==> flow/design.v <==
module Control_and_shifter (
    resetn,
    fsm_rstn,
    clk,
    clk_en,
    shift_clk,
    sample_clk,
    baud_rate,
    sck,
    mosi,
    miso,
    cs_,
    data_tx,
    data_rx,
    read_rq,
    write_rq,
    empty_tx
);
parameter IDLE          = 0;
parameter PREHOLD       = 1;
parameter WR_TO_SHIFTER = 2;
parameter FIFO_TX_CHKR  = 3;
parameter SHIFTER_BUSY  = 4;
parameter WR_FIFO_RX    = 5;
parameter POSTHOLD      = 6;
input             resetn;       
output            fsm_rstn;     
input             clk;          
output            clk_en;       
input             shift_clk;    
input             sample_clk;   
input             baud_rate;    
output            sck;          
output            mosi;         
input             miso;         
output            cs_;          
input    [7:0]    data_tx;      
output   [7:0]    data_rx;      
output            read_rq;      
output            write_rq;     
input             empty_tx;     
reg               fsm_resetn;                
reg               miso_reg;                  
reg    [7:0]      shift_register;
reg    [3:0]      shifter_counter;           
reg    [7:0]      data_buffer;               
reg    [1:0]      hold_counter;              
reg               enable;                    
reg               hold_enable;               
reg               load_to_holder;            
reg               fifo_read_requst;          
reg               fifo_write_request;        
reg               chip_select;               
reg               load_to_shifter;           
reg               baud_clock_enable;         
reg               tx_data_ready_to_load;     
reg    [2:0]      state;
assign fsm_rstn     = fsm_resetn;
assign clk_en       = baud_clock_enable;
assign sck          = enable & baud_rate;
assign mosi         = shift_register[7];
assign read_rq      = fifo_read_requst;
assign write_rq     = fifo_write_request;
assign cs_          = chip_select;
assign data_rx[7:0] = data_buffer[7:0];
always @ (posedge clk or negedge resetn)
begin
    if (!resetn)
        miso_reg    <= 0;
    else if (sample_clk)
        miso_reg    <= miso;
end
always @ (posedge clk or negedge resetn)
begin
    if (!resetn)
        shift_register <= 0;
	else if (load_to_shifter)
        shift_register[7:0] <= data_tx[7:0];
	else if (enable)
	begin
		if (shift_clk)
        	shift_register[7:0] <= {shift_register[6:0], miso_reg};
	end
end
always @ (posedge clk or negedge resetn)
begin
	if (!resetn)
		shifter_counter <= 0;
	else if (load_to_shifter)
		shifter_counter <= 0;
	else if (enable)
	begin
		if (shift_clk)
			shifter_counter <= shifter_counter + 1;
	end
end
always @ (posedge clk or negedge resetn)
begin
	if (!resetn)
		hold_counter <= 0;
	else if (load_to_holder)
		hold_counter <= 0;
	else if (hold_enable)
	begin
		if (hold_counter != 2'b10)
			hold_counter <= hold_counter + 1; 
	end
end
always @ (posedge clk or negedge resetn)
begin
	if (!resetn)
	begin
		fsm_resetn            <= 1;
		load_to_holder        <= 0;
		enable                <= 0;
		baud_clock_enable     <= 0;
		hold_enable           <= 0;
		fifo_read_requst      <= 0;
		fifo_write_request    <= 0;
		chip_select           <= 1;
		load_to_shifter       <= 0;
		tx_data_ready_to_load <= 0;
		data_buffer           <= 0;
		state                 <= IDLE;
	end
	else
		case (state)
			IDLE:
			begin
				fsm_resetn            <= 1;
				load_to_holder        <= 0;
				enable                <= 0;
				baud_clock_enable     <= 0;
				hold_enable           <= 0;
				fifo_read_requst      <= 0;
				fifo_write_request    <= 0;
				chip_select           <= 1;
				load_to_shifter       <= 0;
				tx_data_ready_to_load <= 0;
				data_buffer           <= 0;
				if (!empty_tx)
				begin
					load_to_holder   <= 1;
					fifo_read_requst <= 1;
					state            <= PREHOLD;
				end
				else
					state <= IDLE;
			end
			PREHOLD:  
			begin
				load_to_holder    <= 0;
				hold_enable       <= 1;
				baud_clock_enable <= 1;
				fifo_read_requst  <= 0;
				chip_select       <= 0;
				if (hold_counter == 2'b10)
					state <= WR_TO_SHIFTER;
				else
					state <= PREHOLD;
			end
			WR_TO_SHIFTER:  
			begin
				fsm_resetn         <= 0;
				hold_enable        <= 0;
				enable             <= 0;
				load_to_shifter    <= 1;
				fifo_write_request <= 0;
				state <= FIFO_TX_CHKR;
			end
			FIFO_TX_CHKR:  
			begin
				fsm_resetn      <= 1;
				enable          <= 1;
				load_to_holder  <= 0;
				load_to_shifter <= 0;
				if (!empty_tx)
				begin
					fifo_read_requst      <= 1;
					tx_data_ready_to_load <= 1;
					state <= SHIFTER_BUSY;
				end
				else
				begin
					fifo_read_requst      <= 0;
					tx_data_ready_to_load <= 0;
					state <= SHIFTER_BUSY;
				end
			end
			SHIFTER_BUSY:  
			begin
				fifo_read_requst <= 0;
				if (shifter_counter == 8)
				begin
					data_buffer[7:0] <= shift_register[7:0];
					enable           <= 0;
					state            <= WR_FIFO_RX;
				end
				else
				begin
					state <= SHIFTER_BUSY;
				end
			end
			WR_FIFO_RX:  
			begin
				fifo_write_request <= 1;
				if (tx_data_ready_to_load)
					state <= WR_TO_SHIFTER;
				else
				begin
					load_to_holder <= 1;
					hold_enable    <= 1;
					state          <= POSTHOLD;
				end
			end
			POSTHOLD:  
			begin
				enable             <= 0;
				fifo_write_request <= 0;
				load_to_holder     <= 0;
				if (hold_counter == 2'b10)
				begin
					chip_select <= 1;
					fsm_resetn  <= 0;
					state       <= IDLE;
				end
				else
				begin
					chip_select <= 0;
					state       <= POSTHOLD;
				end
			end
		endcase
end
endmodule 
## Step by step through the tools: Control_and_shifter

Tool output for the design above, in the order of the flow.
Line numbers count from 1 in the design file above.
Cell names lack the library's common part.
Not given: n/a

| set-up | value |
|---|---|
| design top | Control_and_shifter |
| clock port | clk |
| cell library | sky130hd |
| timing corner | tt_025C_1v80 |

## Word level

Counts by Yosys on the flattened word-level netlist (proc, flatten, opt, wreduce; memories kept). Register bits leave out memories and registers merged into their read ports (data or address). Print and check cells are left out.

| bit counts | value |
|---|---|
| input bits | 15 |
| register bits after elaboration | 36 |

| cells by class | value |
|---|---|
| eq/ne operators | 12 |
| multiplexer cells | 32 |
| bitwise gates (word level) | 1 |
| add/sub/neg operators | 2 |
| reductions and logical operators | 29 |

Operators by type and width:

| kind | number |
|---|---|
| 8-bit two-way mux | 4 |
| 3-bit case mux with 7-bit select | 1 |
| 2-bit nonzero test | 9 |
| 3-bit nonzero test | 6 |
| 8-bit case mux with 2-bit select | 1 |
| 1-bit case mux with 3-bit select | 5 |
| 2-bit AND reduction | 7 |
| 4-bit two-way mux | 3 |
| 1-bit case mux with 2-bit select | 5 |
| 3-bit equality test (second input constant) | 3 |
| 2-bit != test (second input constant) | 4 |
| 2-bit two-way mux | 4 |
| 7-bit nonzero test | 1 |
| 1-bit two-way mux | 7 |
| 2-bit OR reduction | 3 |
| 3-bit by 2-bit equality test with 1-bit output (second input constant) | 2 |
| 3-bit OR reduction | 2 |
| 3-bit two-way mux | 2 |
| 4-bit by 1-bit adder with 4-bit output (second input constant) | 1 |
| 4-bit equality test (second input constant) | 1 |
| 3-bit by 1-bit equality test with 1-bit output (second input constant) | 1 |
| 3-bit zero test | 1 |
| 2-bit by 1-bit adder with 2-bit output (second input constant) | 1 |
| 2-bit equality test (second input constant) | 1 |
| 1-bit bitwise AND | 1 |

## Longest topological paths

Longest topological path by Yosys (ltp), each cell counted once; first at word level (registers and memories cut), then after technology mapping (sequential cells cut; the memories' decode and read muxes count).

| logic depth | value |
|---|---|
| word-level depth | 4 |
| ABC_AREA | 0 |
| depth in mapped cells | 6 |

## Netlist

The flow's flattened synthesis, as Yosys stat reports it; memories are mapped. The netlist is that of the ABC_AREA named above (0 if unset); the other value can give another one.
The area totals of this step are shown rounded.

| mapped netlist | value |
|---|---|
| synthesis area | 1700 µm² |
| buffers | 5 |
| flip-flop cells | 40 |
| sequential area | 1000 µm² |
| mapped cells | 167 |

Cell types:

| cell | number | area in all (µm²) |
|---|---|---|
| dfrtp_1 | 37 | 925.888 |
| nand2_1 | 36 | 135.13 |
| mux2i_1 | 9 | 90.086 |
| dfstp_2 | 3 | 78.826 |
| nand3_1 | 12 | 60.058 |
| o21ai_0 | 9 | 45.043 |
| o21ai_1 | 8 | 40.038 |
| ha_1 | 3 | 37.536 |
| inv_1 | 10 | 37.536 |
| nor2_1 | 7 | 26.275 |
| o21a_1 | 3 | 22.522 |
| a21oi_1 | 4 | 20.019 |
| xnor2_1 | 2 | 17.517 |
| nand4b_2 | 1 | 15.014 |
| nor2b_1 | 2 | 12.512 |
| mux2_2 | 1 | 11.261 |
| nor3_1 | 2 | 10.01 |
| nor4b_1 | 1 | 8.758 |

Other cell types: 16; their cells: 17.

## Timing after synthesis

OpenSTA on the mapped netlist: ideal clock, no wires. The path of least setup slack (recovery checks aside). Input and output delay are each 20% of the period. Register names are those of the netlist, which keeps one name where synthesis merged equal registers.

| path post-synthesis | value |
|---|---|
| kind | register -> register |
| from | reg shifter_counter[0] |
| to | reg data_buffer[7] |
| stages on the path | 7 |
| path delay | 1.171 ns |
| setup time | 0.065 ns |
| time at the first pin | 0.000 ns |
| path slack | 0.178 ns |
| required time | 1.285 ns |
| clock period | 1.35 ns |
| arrival time | 1.106 ns |
| synthesis period reached | 1.172 ns |

"path delay" = arrival - input delay + setup time.
"stages on the path" counts driving pins, that of a launching flip-flop among them; a cell with two outputs on the path counts twice.
"synthesis period reached" is the clock period less the worst setup slack; recovery checks do not enter. This is arithmetic on one report: input and output delays are still those of the set period (20% each).
The rows between start and end are the longest chain of elaborated cells between them; the timing report does not say that the signal goes this way. Where chains are equally long, one stands for them.
Each line given opens the expression or statement behind the cell; cells for indexed reads and writes are added by Yosys, which also makes memories of some case tables.
A register here has more assigning lines than the two given.

| between the ends, post-synthesis | value |
|---|---|
| cells stage by stage | dfrtp_1 inv_1 ha_1 nand4b_2 inv_2 nand2_1 nand2_1 |
| cells in the longest elaborated chain | 3 |

Ends and longest elaborated chain, post-synthesis:

| what | RTL line | source |
|---|---|---|
| start, declared | 45 | `reg    [3:0]      shifter_counter;` |
| start, assigned | 88 | `shifter_counter <= 0;` |
| start, assigned | 94 | `shifter_counter <= shifter_counter + 1;` |
| 4-bit equality test | 193 | `if (shifter_counter == 8)` |
| 8-bit two-way mux | 193 |  |
| 8-bit case mux with 2-bit select | 127 | `case (state)` |
| end, assigned | 123 | `data_buffer <= 0;` |
| end, assigned | 195 | `data_buffer[7:0] <= shift_register[7:0];` |
| end, declared | 46 | `reg    [7:0]      data_buffer;` |

## Worst path after layout

Path of least setup slack in the final report of stored run 1 (OpenROAD, finished layout, wires in). Where an end is a register, its clock arrival counts in the times.

| path after layout | value |
|---|---|
| kind | register -> output |
| from | reg chip_select |
| to | out cs_ |
| clock period | 1.86 ns |
| arrival time | 1.34 ns |
| stages on the path | 2 |
| required time | 1.49 ns |
| time at the first pin | 0.28 ns |
| external output delay | 0.37 ns |
| path slack | 0.15 ns |

A register here has more assigning lines than the two given.

| between the ends, after layout | value |
|---|---|
| cells stage by stage | dfstp_2 clkdlybuf4s50_1 |
| cells in the longest elaborated chain | 0 |

Ends and longest elaborated chain, after layout:

| what | RTL line | source |
|---|---|---|
| start, declared | 53 | `reg               chip_select;` |
| start, assigned | 120 | `chip_select <= 1;` |
| start, assigned | 137 | `chip_select <= 1;` |
| end, declared | 36 | `output            cs_;` |

Data sheet: physical implementation of Control_and_shifter

Below are 2 stored runs of the flow (Yosys, OpenROAD; platform sky130hd) on Control_and_shifter, each with its settings and what was measured, unordered. Constraints: input delay and output delay 20% of the set period each, output load 0.01 pF.
"achieved clock period" = clock period - worst setup slack. The figure is calculated, with input and output delays left at 20% of the set period.
"time of the worst setup path" = time allowed to the worst setup path (clock period - input delay - output delay, where it has them) - its slack; a late launch clock adds to it, a late capture clock takes from it.
"power consumption" rests on the timing tool's default activity at the inputs, not on a simulated workload.
The measured numbers are rounded.

#### Stored run 1

| setting | value |
|---|---|
| period_ns | `1.86` |
| CAP_MARGIN | `20` |
| CORE_MARGIN | `2` |
| CORE_UTILIZATION | `40` |
| SLEW_MARGIN | `20` |

| result | value |
|---|---|
| cell area after synthesis | 1700 µm² |
| area inside the die boundary | 4790 µm² |
| standard-cell area after routing | 2180 µm² |
| final utilization | 53.7% |
| smallest setup slack | 0.146 ns |
| sum of negative setup slack | 0.000 ns |
| power consumption | 0.0025 W |
| achieved clock period | 1.714 ns |
| time of the worst setup path | 1.34 ns |
| type of the worst setup path | register -> output |

#### Stored run 2

| setting | value |
|---|---|
| period_ns | `1.59` |
| CORE_UTILIZATION | `42` |
| PLACE_DENSITY | `0.63` |
| CORE_ASPECT_RATIO | `1.62` |
| CORE_MARGIN | `5` |
| CELL_PAD_IN_SITES_DETAIL_PLACEMENT | `1` |
| ABC_AREA | `1` |
| SLEW_MARGIN | `30` |
| MIN_ROUTING_LAYER | `met1` |
| CAP_MARGIN | `20` |

| result | value |
|---|---|
| cell area after synthesis | 1810 µm² |
| area inside the die boundary | 5760 µm² |
| standard-cell area after routing | 2230 µm² |
| final utilization | 53.6% |
| smallest setup slack | 0.069 ns |
| sum of negative setup slack | 0.000 ns |
| power consumption | 0.00278 W |
| achieved clock period | 1.521 ns |
| time of the worst setup path | 1.20 ns |
| type of the worst setup path | register -> output |
